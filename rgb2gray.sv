==> flow/design.v <==
module rgb2gray (
    input  wire        clk,
    input  wire        rst_n,
    input              dvp_vsync,   
    input              dvp_href ,   
    input              dvp_valid,   
    input       [15:0] dvp_data,    
    output reg         gray_valid,
    output reg         gray_vsync,
    output reg         gray_href,
    output reg  [7:0]  gray_data
);
    wire [4:0] R5 = dvp_data[15:11];
    wire [5:0] G6 = dvp_data[10:5];
    wire [4:0] B5 = dvp_data[4:0];
    wire [7:0] R8 = {R5, R5[4:2]};
    wire [7:0] G8 = {G6, G6[5:4]};
    wire [7:0] B8 = {B5, B5[4:2]};
    reg [7:0] R8_r, G8_r, B8_r;
    reg       vld_s1, vsync_s1, href_s1;
    always @(posedge clk or negedge rst_n) begin
        if (!rst_n) begin
            R8_r <= 0; G8_r <= 0; B8_r <= 0;
            vld_s1 <= 0; vsync_s1 <= 0; href_s1 <= 0;
        end else begin
            R8_r <= R8;
            G8_r <= G8;
            B8_r <= B8;
            vld_s1   <= dvp_valid;
            vsync_s1 <= dvp_vsync;
            href_s1  <= dvp_href;
        end
    end
    wire [15:0] multR = (R8_r << 6) + (R8_r << 3) + (R8_r << 2) + R8_r;    
    wire [16:0] multG = (G8_r << 7) + (G8_r << 4) + (G8_r << 2) + (G8_r << 1);  
    wire [15:0] multB = (B8_r << 4) + (B8_r << 3) + (B8_r << 2) + B8_r;    
    reg [16:0] Rw_r, Gw_r, Bw_r;
    reg        vld_s2, vsync_s2, href_s2;
    always @(posedge clk or negedge rst_n) begin
        if (!rst_n) begin
            Rw_r <= 0; Gw_r <= 0; Bw_r <= 0;
            vld_s2 <= 0; vsync_s2 <= 0; href_s2 <= 0;
        end else begin
            Rw_r <= multR;
            Gw_r <= multG;
            Bw_r <= multB;
            vld_s2   <= vld_s1;
            vsync_s2 <= vsync_s1;
            href_s2  <= href_s1;
        end
    end
    wire [17:0] sum  = Rw_r + Gw_r + Bw_r;
    wire [7:0]  gray = sum[15:8];    
    always @(posedge clk or negedge rst_n) begin
        if (!rst_n) begin
            gray_data  <= 0;
            gray_valid <= 0;
            gray_vsync <= 0;
            gray_href  <= 0;
        end else begin
            gray_data  <= gray;
            gray_valid <= vld_s2;
            gray_vsync <= vsync_s2;
            gray_href  <= href_s2;
        end
    end
endmodule
# Step by step through the tools: rgb2gray
# Tool output for the design above, in the order of the flow.
# Line numbers count from 1 in the design file above.
# Cell names lack the library's common part.
# A cell with - has no value.
[setup]
top = "rgb2gray"
clk_port = "clk"
cell_library = "sky130hd"
pvt_corner = "tt_025C_1v80"

# After elaboration
# Yosys after proc, flatten, opt, wreduce and memory -nomap, before mapping. Enables and synchronous resets that opt folds into registers are not counted as muxes. Memory bits, and registers merged into a memory's read port (data or address), are not among the register bits. Print and check cells are not counted. Equal cells are merged and count once.
[bits]
regBits = 89
[classes]
n_addsub = 11
[ops]
columns = ["cell", "count"]
rows = [
  ["16-bit adder", 2],
  ["15-bit by 10-bit adder with 16-bit output", 1],
  ["15-bit by 12-bit adder with 16-bit output", 1],
  ["16-bit by 10-bit adder with 16-bit output", 1],
  ["16-bit by 8-bit adder with 16-bit output", 1],
  ["16-bit by 9-bit adder with 16-bit output", 1],
  ["14-bit by 11-bit adder with 15-bit output", 1],
  ["14-bit by 8-bit adder with 15-bit output", 1],
  ["13-bit by 10-bit adder with 14-bit output", 1],
  ["12-bit by 11-bit adder with 13-bit output", 1],
]

# Logic depth
# Depth = most cells in a row (Yosys ltp): at word level without a register or memory, in the mapped netlist without a sequential cell, where the memories' decode and read muxes count.
[depth]
word_depth = 3
ABC_AREA = 0
mapped_depth = 13
depth_no_buf = 13

# Netlist
# Yosys stat after the flow's synthesis: flattened, memories mapped to cells. It holds for the ABC_AREA given above (unset counts as 0); a run with the other value may have another netlist.
[by_type]
columns = ["cell", "count"]
rows = [
  ["dfrtp_1", 77],
  ["fa_1", 44],
  ["ha_1", 69],
  ["inv_1", 65],
  ["xnor2_1", 22],
  ["nor2_1", 25],
  ["a21oi_1", 14],
  ["a21o_1", 9],
  ["xor2_1", 7],
  ["nand2_1", 14],
  ["o21a_1", 5],
  ["nand3_1", 6],
  ["o211a_1", 3],
  ["o21ai_0", 6],
  ["a21oi_2", 3],
  ["a211oi_1", 3],
  ["nor3_1", 4],
  ["o21ai_1", 4],
]
# Not listed: further types 26, cells in them 32.
[synth_totals]
mapped_cells = 412
synth_area_um2 = 4938.5
seq_area_um2 = 1926.8
flip_flops = 77
n_buf = 1

# Worst setup path after synthesis
# Source: OpenSTA report_checks on the synthesized netlist (no wires, ideal clock, input and output delay 20% of the period each), path of least setup slack; recovery checks are left aside. Register names are those of the netlist, which keeps one name where synthesis merged equal registers.
[synth_path]
path_type = "register to register"
start = "register R8_r[6]"
end = "register Rw_r[14]"
tclk_ns = 6.16
setup_time_ns = 0.131
arrival_time_ns = 3.143
t_required_ns = 6.029
slack_ns = 2.886
path_delay_ns = 3.274
stages = 13
synth_period_reached_ns = 3.274
# "path_delay_ns" = arrival - input delay + setup time.
# "stages" counts driving pins, that of a launching flip-flop among them; a cell with two outputs on the path counts twice.
# "synth_period_reached_ns" = period - worst setup slack (recovery checks aside). The figure is calculated, with input and output delays left at 20% of the set period.
# The rows between start and end are the longest chain of elaborated cells between them; the timing report does not say that the signal goes this way. Where chains are equally long, one stands for them.
# Each line given opens the expression or statement behind the cell; cells for indexed reads and writes are added by Yosys, which also makes memories of some case tables.
[synth_via]
cell_sequence = "dfrtp_1 inv_1 fa_1 inv_1 ha_1 ha_1 fa_1 a21o_1 a211oi_2 nor2_1 or4_1 a31oi_1 nor2_1"
elab_chain_len = 3
cells_between = 3
cone_lines = 1
cone_classes = "add/sub (3)"
[synth_rtl]
columns = ["item", "line", "rtl"]
rows = [
  ["from (decl)", 19, "reg [7:0] R8_r, G8_r, B8_r;"],
  ["from (assign)", 23, "R8_r <= 0; G8_r <= 0; B8_r <= 0;"],
  ["from (assign)", 26, "R8_r <= R8;"],
  ["14-bit by 11-bit adder with 15-bit output", 34, "wire [15:0] multR = (R8_r << 6) + (R8_r << 3) + (R8_r << 2) + R8_r;"],
  ["15-bit by 10-bit adder with 16-bit output", 34, ""],
  ["16-bit by 8-bit adder with 16-bit output", 34, ""],
  ["to (assign)", 41, "Rw_r <= 0; Gw_r <= 0; Bw_r <= 0;"],
  ["to (assign)", 44, "Rw_r <= multR;"],
]

# Path in the finished layout
# Path of least setup slack in the final report of run 1 (OpenROAD, finished layout, wires in). Where an end is a register, its clock arrival counts in the times.
[layout_path]
path_type = "register to register"
start = "register R8_r[2]"
end = "register Rw_r[14]"
tclk_ns = 3.31
setup_time_ns = 0.11
arrival_time_ns = 3.36
t_required_ns = 3.53
slack_ns = 0.17
stages = 13
# The rows between start and end are the longest chain of elaborated cells between them; the timing report does not say that the signal goes this way. Where chains are equally long, one stands for them.
[layout_via]
cell_sequence = "dfrtp_1 inv_4 fa_1 inv_2 ha_4 ha_4 fa_2 a21o_1 a211oi_2 nor2_1 or4_4 a31oi_1 nor2_1"
elab_chain_len = 3
cells_between = 3
cone_lines = 1
cone_classes = "add/sub (3)"
[layout_rtl]
columns = ["item", "line", "rtl"]
rows = [
  ["from (decl)", 19, "reg [7:0] R8_r, G8_r, B8_r;"],
  ["from (assign)", 23, "R8_r <= 0; G8_r <= 0; B8_r <= 0;"],
  ["from (assign)", 26, "R8_r <= R8;"],
  ["14-bit by 11-bit adder with 15-bit output", 34, "wire [15:0] multR = (R8_r << 6) + (R8_r << 3) + (R8_r << 2) + R8_r;"],
  ["15-bit by 10-bit adder with 16-bit output", 34, ""],
  ["16-bit by 8-bit adder with 16-bit output", 34, ""],
  ["to (assign)", 41, "Rw_r <= 0; Gw_r <= 0; Bw_r <= 0;"],
  ["to (assign)", 44, "Rw_r <= multR;"],
]

# Measured results for rgb2gray: 2 stored runs of the Yosys and OpenROAD flow on sky130hd. The settings differ; the order carries no meaning. The constraints put input and output delay at 20% of the set period each and load the outputs with 0.01 pF.
# "timing.achieved_period_ns" is the run's clock period less its worst setup slack. It is reckoned from that one timing run; input and output delays stay at 20% of the period that was set.
# "timing.worst_path_ns" is the time allowed to the run's worst setup path (the clock period less input and output delay, where it has them) less its slack. Clock arrival times count: a late capture clock shortens it, a late launch clock lengthens it.
# "design_power_uw": no workload was simulated; the value follows from the tool's default switching activity.

[[run]]
name = "run 1"
[run.settings]
period_ns = 3.31
SETUP_SLACK_MARGIN = 0.48
CAP_MARGIN = 20
CORE_MARGIN = 2
CORE_UTILIZATION = 40
SLEW_MARGIN = 20
[run.results]
ys_area_um2 = 4938.5
die_footprint_um2 = 13251.5
post_route_stdcell_area_um2 = 6407.4
finish.utilization_pct = 53.3
fin_ws_ns = 0.174
total_negative_slack_ns = 0.000
design_power_uw = 5515
timing.achieved_period_ns = 3.136
timing.worst_path_ns = 3.14
critical_path_type = "register to register"

[[run]]
name = "run 2"
[run.settings]
period_ns = 3.53
CORE_UTILIZATION = 37
SETUP_SLACK_MARGIN = 1.03
CORE_MARGIN = 8
TNS_END_PERCENT = 95
CTS_CLUSTER_DIAMETER = 100
MIN_ROUTING_LAYER = "met2"
CAP_MARGIN = 20
SLEW_MARGIN = 20
[run.results]
ys_area_um2 = 4938.5
die_footprint_um2 = 17300.1
post_route_stdcell_area_um2 = 6336.1
finish.utilization_pct = 48.2
fin_ws_ns = 0.417
total_negative_slack_ns = 0.000
design_power_uw = 5465
timing.achieved_period_ns = 3.113
timing.worst_path_ns = 3.11
critical_path_type = "register to register"
