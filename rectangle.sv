==> flow/design.v <==
`timescale 1ns/1ns
module rectangle
#(
	parameter	[10:0]	IMG_WIDTH = 11'd640,	 
	parameter	[10:0]	IMG_HEIGHT  = 11'd480
)
(
	input				clk,  				 
	input				rst_n,				 
	input				per_frame_vsync,	 
	input				per_frame_href,		 
	input				per_frame_clken,	 
	input		      per_img_Y,			 
	input          cmos_frame_clken,	               
	input          cmos_frame_vsync,	
	input          cmos_frame_href,	
	input  [15:0]  cmos_frame_data, 
	output			post_frame_vsync,	 
	output			post_frame_href,	 
	output			post_frame_clken,	 
	output [15:0]  post_img_Y			 
);
wire         out_en_h  ;
wire         out_en_v   ;
reg [9:0]   edg_up     ; 
reg [9:0]   edg_down   ; 
reg  [9:0]  edg_left   ; 
reg  [9:0]  edg_right  ; 
reg [9:0]   edg_up_d1     ; 
reg [9:0]   edg_down_d1   ; 
reg  [9:0]  edg_left_d1   ; 
reg  [9:0]  edg_right_d1  ; 
reg per_frame_href_r    ;
reg per_frame_vsync_r   ;
reg per_frame_clken_r;
reg per_img_data_r;
reg [9:0]h_cnt;
reg [9:0]v_cnt;
reg [15:0]  post_cmos_data;
wire valid_en = 1'b1; 
wire href_falling;
wire vsync_rising;
wire vsync_falling;
always@(posedge clk or negedge rst_n)
 if(!rst_n)begin
   per_frame_href_r<= 1'd0;
   per_frame_vsync_r<= 1'd0;
	per_frame_clken_r <= 1'b0;
   per_img_data_r <=1'd0;
   end 
 else begin
   per_frame_href_r<= per_frame_href; 
   per_frame_vsync_r<= per_frame_vsync; 
   per_img_data_r <=per_img_Y;
	per_frame_clken_r <= per_frame_clken;
 end 
reg         cmos_frame_clken_r;	               
reg         cmos_frame_vsync_r;	
reg         cmos_frame_href_r;
 always@(posedge clk or negedge rst_n)
 if(!rst_n)begin
   cmos_frame_href_r  <= 1'd0;
   cmos_frame_vsync_r <= 1'd0;
	cmos_frame_clken_r <= 1'b0;
   end 
 else begin
   cmos_frame_href_r  <= cmos_frame_href;
   cmos_frame_vsync_r <= cmos_frame_vsync;
	cmos_frame_clken_r <= cmos_frame_clken;
 end 
always@(posedge clk or negedge rst_n)
 if(!rst_n)begin
 h_cnt <=10'd0;
 end
 else if(per_frame_href)begin
  if(per_frame_clken)
    h_cnt <=h_cnt+1'b1;
  else
    h_cnt <=h_cnt;
 end 
 else begin
 h_cnt <=10'd0;
 end 
 always@(posedge clk or negedge rst_n)
 if(!rst_n)begin
 v_cnt <=10'd0;
 end
 else if(per_frame_vsync)begin 
  if(href_falling)
  v_cnt <=v_cnt+1'b1;
  else
  v_cnt <=v_cnt;
 end 
 else 
 v_cnt <=10'd0;
always@(posedge clk or negedge rst_n)
begin
    if(!rst_n) begin
      edg_up    <=  10'd479;
      edg_down  <=  10'd0;
      edg_left  <=  10'd639;
      edg_right <=  10'd0;
	 end
	else if(vsync_rising) begin
	   edg_up    <=  10'd479;
      edg_down  <=  10'd0;
      edg_left  <=  10'd639;
      edg_right <=  10'd0;
	end
   else if(per_frame_clken & per_frame_href)begin
	  if(per_img_Y == 1'b1) begin
	     if(edg_up > v_cnt)
	       edg_up  <=v_cnt ;
	     else 
          edg_up  <=edg_up ;	
	     if(edg_down < v_cnt)
	       edg_down  <=v_cnt ;
	     else 
          edg_down  <=edg_down ;	
		  if(edg_left > h_cnt)
	       edg_left  <= h_cnt ;
	     else 
          edg_left  <=edg_left ;	
	     if(edg_right < h_cnt)
	       edg_right  <=h_cnt ;
	     else 
          edg_right  <=edg_right ;			 
	  end
	end
end 
always@(posedge clk or negedge rst_n)
begin 
   if(!rst_n) begin
      edg_up_d1    <=  10'd160;
      edg_down_d1  <=  10'd240;
      edg_left_d1  <=  10'd160;
      edg_right_d1 <=  10'd240;
	 end
 	else if(vsync_falling) begin
	   edg_up_d1    <=  edg_up   ;
      edg_down_d1  <=  edg_down ;
      edg_left_d1  <=  edg_left ;
      edg_right_d1 <=  edg_right;
	end
end 
always@(posedge  clk or negedge rst_n)
begin
    if(!rst_n) 
	 post_cmos_data <= 16'd0; 
else if(cmos_frame_vsync)begin 
    if(~(cmos_frame_href & cmos_frame_clken)) 
	 post_cmos_data <= 16'd0;
    else if(valid_en &&
	      ((((( h_cnt >=edg_left_d1)&&(h_cnt <=edg_left_d1+3))||(( h_cnt >=edg_right_d1))&&(h_cnt <=edg_right_d1+3)))&&(v_cnt >=edg_up_d1 && v_cnt <= edg_down_d1))
		 ||(((( v_cnt >=edg_up_d1)&&(v_cnt <=edg_up_d1+3))||(( v_cnt >=edg_down_d1)&&(v_cnt <=edg_down_d1+3)))&&(h_cnt >= edg_left_d1 && h_cnt <= edg_right_d1)))
	 post_cmos_data <={5'b11111,6'd0,5'd0};
    else  
	 post_cmos_data <= cmos_frame_data; 
  end 
end
assign     vsync_rising    =(~per_frame_vsync_r) & per_frame_vsync ?1'b1:1'b0;
assign     vsync_falling   = per_frame_vsync_r & (~per_frame_vsync)? 1'b1:1'b0;
assign     href_falling    = per_frame_href_r & (~per_frame_href)?1'b1:1'b0;
assign post_frame_vsync  = cmos_frame_vsync_r;
assign post_frame_href   = cmos_frame_href_r;
assign post_frame_clken  = cmos_frame_clken_r;
assign post_img_Y =post_cmos_data;
endmodule
Reports on rectangle --
Tool output for the design above, in the order of the flow. Lines are those of the file above, counted from 1. Operators carry their Yosys type and port widths (W data, S select, Z words). Not given: n/a
Inputs: top module rectangle, clock clk, cell library sky130hd, library corner tt_025C_1v80

Word level --
Source: Yosys, flattened and elaborated, memories not mapped. Widths are those after wreduce. Registers that Yosys merges into a memory's read port (data or address) are not register bits. Print and check cells do not count. Equal cells are merged and count once.
Word-level totals: register bits 121, latch bits 0, memory bits (writable) 0, ROM bits 0, word width x clocked read ports 0, memories 0
Cells by class: add/subtract/negate cells 6, $mul 0, div/mod/pow operators 0, $lt $le $gt $ge 14, equality and inequality tests 2, shift-type cells 0, multiplexer cells 25, bitwise operators 8, reductions and logical operators 21
Operators by type and width (count):
- $mux W10 | 20
- $le A10 B11 Y1 | 4
- $add A10 B2 Y11 const B | 4
- $ge A10 B10 Y1 | 4
- $mux W16 | 2
- $add A10 B1 Y10 const B | 2
- $gt A10 B10 Y1 | 2
- $le A10 B10 Y1 | 2
- $lt A10 B10 Y1 | 2
- $reduce_bool A2 Y1 | 6
- $reduce_and A3 Y1 | 4
- $logic_and A1 B1 Y1 | 8
- $and A1 B1 Y1 | 5
- $ne A2 B1 Y1 const B | 2
- $logic_or A1 B1 Y1 | 3
- $not A1 Y1 | 3
- $mux W1 | 3

Depth --
Depth = most cells in a row (Yosys ltp): at word level without a register or memory, in the mapped netlist without a sequential cell, where the memories' decode and read muxes count.
Depth: depth in word-level cells 8, ABC_AREA 1, depth in mapped cells 23, gate-level depth less buffers 23

Mapped cells and area --
The flow's flattened synthesis, as Yosys stat reports it; memories are mapped. The netlist is that of the ABC_AREA named above (0 if unset); the other value can give another one.
Synthesis totals: mapped cells 1028, mapped area 8370.5 um2, flip-flop cells 121, buffer cells 25
Cells by type:
- sky130_fd_sc_hd__dfrtp_1 | count 93, total area 2.33E+03 um2
- sky130_fd_sc_hd__ha_1 | count 124, total area 1.55E+03 um2
- sky130_fd_sc_hd__nand2_1 | count 221, total area 829.546 um2
- sky130_fd_sc_hd__dfstp_2 | count 28, total area 735.706 um2
- sky130_fd_sc_hd__inv_1 | count 125, total area 469.2 um2
- sky130_fd_sc_hd__o21ai_0 | count 93, total area 465.446 um2
- sky130_fd_sc_hd__a21oi_1 | count 80, total area 400.384 um2
- sky130_fd_sc_hd__nor2_1 | count 73, total area 274.013 um2
- sky130_fd_sc_hd__xor2_1 | count 29, total area 253.994 um2
- sky130_fd_sc_hd__nand4_1 | count 21, total area 131.376 um2
- sky130_fd_sc_hd__nand3_1 | count 23, total area 115.11 um2
- sky130_fd_sc_hd__o21ai_2 | count 12, total area 105.101 um2
- sky130_fd_sc_hd__nor3_1 | count 16, total area 80.077 um2
- sky130_fd_sc_hd__clkbuf_1 | count 18, total area 67.565 um2
- sky130_fd_sc_hd__o31ai_1 | count 8, total area 60.058 um2
- sky130_fd_sc_hd__o211ai_1 | count 7, total area 52.55 um2
- sky130_fd_sc_hd__o21a_1 | count 6, total area 45.043 um2
- sky130_fd_sc_hd__nand2_2 | count 7, total area 43.792 um2
Other cell types: 24; their cells: 44.

Worst setup path after synthesis --
Path of least setup slack by OpenSTA after synthesis, without wires, with an ideal clock, recovery checks aside; 20% of the period is set as input and as output delay. Where synthesis merged equal registers, the netlist keeps one of their names.
Path post-synthesis: path type register to register, start register edg_right_d1[4], end register post_cmos_data[1], period 4880 ps, setup time 118 ps, launch time at the first pin 0 ps, data arrival time 2341 ps, setup slack 2421 ps, path delay 2459 ps, driving pins on the path 16, buffers on the path 1, synthesis period reached 2459 ps
"path delay" is the arrival time less input delay plus setup time. "driving pins on the path": output pins that drive a net of the path, with the launching flip-flop's if there is one; two outputs of one cell count as two. "synthesis period reached" = period - worst setup slack (recovery checks aside). The figure is calculated, with input and output delays left at 20% of the set period. The rows between start and end are the longest chain of elaborated cells between them; the timing report does not say that the signal goes this way. Where chains are equally long, one stands for them. A line is the first line of the expression or statement that the cell stems from. Yosys adds cells for indexed reads and writes and turns some case tables into memories. A register here has more assigning lines than the two given.
Between the ends, post-synthesis: cells stage by stage sky130_fd_sc_hd__dfstp_2 > sky130_fd_sc_hd__inv_1 > sky130_fd_sc_hd__nor4_1 > sky130_fd_sc_hd__nand3_1 > sky130_fd_sc_hd__xor2_1 > sky130_fd_sc_hd__ha_1 > sky130_fd_sc_hd__nand3_1 > sky130_fd_sc_hd__nor4_1 > sky130_fd_sc_hd__nor2_1 > sky130_fd_sc_hd__nand2_1 > sky130_fd_sc_hd__nand2_1 > sky130_fd_sc_hd__nand2_1 > sky130_fd_sc_hd__nand2_4 > sky130_fd_sc_hd__nand2_4 > sky130_fd_sc_hd__buf_12 > sky130_fd_sc_hd__o21ai_2, length of the longest elaborated chain 8, elaborated cells between the ends (all ways) 12, RTL lines with such cells 4
RTL lines, path post-synthesis:
- start: declaration | line 32 | reg  [9:0]  edg_right_d1  ;
- start: assignment | line 137 | edg_right_d1 <=  10'd240;
- start: assignment | line 143 | edg_right_d1 <=  edg_right;
- $add A10 B2 Y11 | line 154 | ((((( h_cnt >=edg_left_d1)&&(h_cnt <=edg_left_d1+3))||(( h_cnt >=edg_right_d1))&&(h_cnt <=edg_right_d1+3)))&&( ...
- $le A10 B11 Y1 | line 154
- $logic_and A1 B1 Y1 | line 154
- $logic_or A1 B1 Y1 | line 154
- $logic_and A1 B1 Y1 | line 154
- $logic_or A1 B1 Y1 | line 153 | else if(valid_en &&
- $mux W16 | line 153
- $mux W16 | line 151 | if(~(cmos_frame_href & cmos_frame_clken))
- end: assignment | line 156 | post_cmos_data <={5'b11111,6'd0,5'd0};
- end: assignment | line 158 | post_cmos_data <= cmos_frame_data;
- end: declaration | line 39 | reg [15:0]  post_cmos_data;

Timing after layout --
From the final timing report of record 1: the path of least setup slack in the routed layout; clock arrival at registers is part of the times. The report prints the path's times to 10 ps; the period is as set.
Path after layout: path type register to register, start register edg_left_d1[0], end register post_cmos_data[0], period 3510 ps, setup time 120 ps, launch time at the first pin 420 ps, data arrival time 2950 ps, setup slack 870 ps, driving pins on the path 18, buffers on the path 0
The rows between start and end are the longest chain of elaborated cells between them; the timing report does not say that the signal goes this way. Where chains are equally long, one stands for them. A register here has more assigning lines than the two given.
Between the ends, after layout: cells stage by stage sky130_fd_sc_hd__dfrtp_1 > sky130_fd_sc_hd__inv_2 > sky130_fd_sc_hd__ha_2 > sky130_fd_sc_hd__nor2_2 > sky130_fd_sc_hd__nand2_2 > sky130_fd_sc_hd__nor2_4 > sky130_fd_sc_hd__nand2_1 > sky130_fd_sc_hd__xor2_1 > sky130_fd_sc_hd__ha_1 > sky130_fd_sc_hd__a21o_1 > sky130_fd_sc_hd__a21oi_1 > sky130_fd_sc_hd__nand2_1 > sky130_fd_sc_hd__nand2_2 > sky130_fd_sc_hd__nand2_2 > sky130_fd_sc_hd__nand2_2 > sky130_fd_sc_hd__nand2_4 > sky130_fd_sc_hd__nand2_8 > sky130_fd_sc_hd__o21ai_0, length of the longest elaborated chain 8, elaborated cells between the ends (all ways) 11
RTL lines, path after layout:
- start: declaration | line 31 | reg  [9:0]  edg_left_d1   ;
- start: assignment | line 136 | edg_left_d1  <=  10'd160;
- start: assignment | line 142 | edg_left_d1  <=  edg_left ;
- $add A10 B2 Y11 | line 154 | ((((( h_cnt >=edg_left_d1)&&(h_cnt <=edg_left_d1+3))||(( h_cnt >=edg_right_d1))&&(h_cnt <=edg_right_d1+3)))&&( ...
- $le A10 B11 Y1 | line 154
- $logic_and A1 B1 Y1 | line 154
- $logic_or A1 B1 Y1 | line 154
- $logic_and A1 B1 Y1 | line 154
- $logic_or A1 B1 Y1 | line 153 | else if(valid_en &&
- $mux W16 | line 153
- $mux W16 | line 151 | if(~(cmos_frame_href & cmos_frame_clken))
- end: assignment | line 156 | post_cmos_data <={5'b11111,6'd0,5'd0};
- end: assignment | line 158 | post_cmos_data <= cmos_frame_data;
- end: declaration | line 39 | reg [15:0]  post_cmos_data;

Add stored flow runs of rectangle

Stored flow runs of rectangle (2 of them; Yosys, OpenROAD, sky130hd). They differ in their settings and are not a sequence. Constraints: input delay and output delay 20% of the set period each, output load 0.01 pF.

[record 1] flow files
==> flow/run.sh <==
#!/bin/bash
# the make line also repeats the synthesis and layout settings of config.mk as NAME=value (left out here)
make -C /OpenROAD-flow-scripts/flow DESIGN_CONFIG=/design/flow/config.mk WORK_HOME=/design/flow/orfs CLKGATE_MAP_FILE= finish
==> flow/config.mk <==
export PLATFORM = sky130hd
export DESIGN_NAME = rectangle
export DESIGN_NICKNAME = rectangle
export VERILOG_FILES = /design/flow/design.v
export SDC_FILE = /design/flow/constraint.sdc
export NUM_CORES = 4
export LEC_CHECK = 0
export ABC_AREA = 1
export CAP_MARGIN = 20
export CORE_MARGIN = 2
export CORE_UTILIZATION = 62
export CTS_CLUSTER_DIAMETER = 22
export CTS_CLUSTER_SIZE = 30
export PLACE_DENSITY_LB_ADDON = 0.19
export SETUP_SLACK_MARGIN = 0.73
export SLEW_MARGIN = 10
==> flow/constraint.sdc <==
create_clock -name core_clock -period 3.51 [get_ports {clk}]
set_input_delay 0.7020 -clock core_clock [delete_from_list [all_inputs] [get_ports {clk}]]
set_output_delay 0.7020 -clock core_clock [all_outputs]
set_load 0.01 [all_outputs]

[record 1] result: area of the standard cells in the finished layout 9771.9 um2; worst slack on setup checks 865 ps; synthesized cell area 8370.5 um2; post-layout utilization 74.1 %; final setup TNS 0 ps; area inside the die boundary 14446.8 um2

[record 2] flow files
==> flow/run.sh <==
#!/bin/bash
# the make line also repeats the synthesis and layout settings of config.mk as NAME=value (left out here)
make -C /OpenROAD-flow-scripts/flow DESIGN_CONFIG=/design/flow/config.mk WORK_HOME=/design/flow/orfs CLKGATE_MAP_FILE= finish
==> flow/config.mk <==
export PLATFORM = sky130hd
export DESIGN_NAME = rectangle
export DESIGN_NICKNAME = rectangle
export VERILOG_FILES = /design/flow/design.v
export SDC_FILE = /design/flow/constraint.sdc
export NUM_CORES = 4
export LEC_CHECK = 0
export CAP_MARGIN = 20
export CELL_PAD_IN_SITES_GLOBAL_PLACEMENT = 1
export CORE_ASPECT_RATIO = 0.73
export CORE_MARGIN = 2
export CORE_UTILIZATION = 15
export HOLD_SLACK_MARGIN = 0.07
export MAX_ROUTING_LAYER = met4
export MIN_ROUTING_LAYER = met2
export PLACE_DENSITY_LB_ADDON = 0.07
export SETUP_SLACK_MARGIN = 1.02
export SLEW_MARGIN = 20
==> flow/constraint.sdc <==
create_clock -name core_clock -period 3.81 [get_ports {clk}]
set_input_delay 0.7620 -clock core_clock [delete_from_list [all_inputs] [get_ports {clk}]]
set_output_delay 0.7620 -clock core_clock [all_outputs]
set_load 0.01 [all_outputs]

[record 2] result: post-layout utilization 19.5 %; final setup TNS 0 ps; area inside the die boundary 56824.5 um2; area of the standard cells in the finished layout 10612.7 um2; synthesized cell area 8236.6 um2; worst slack on setup checks 678 ps
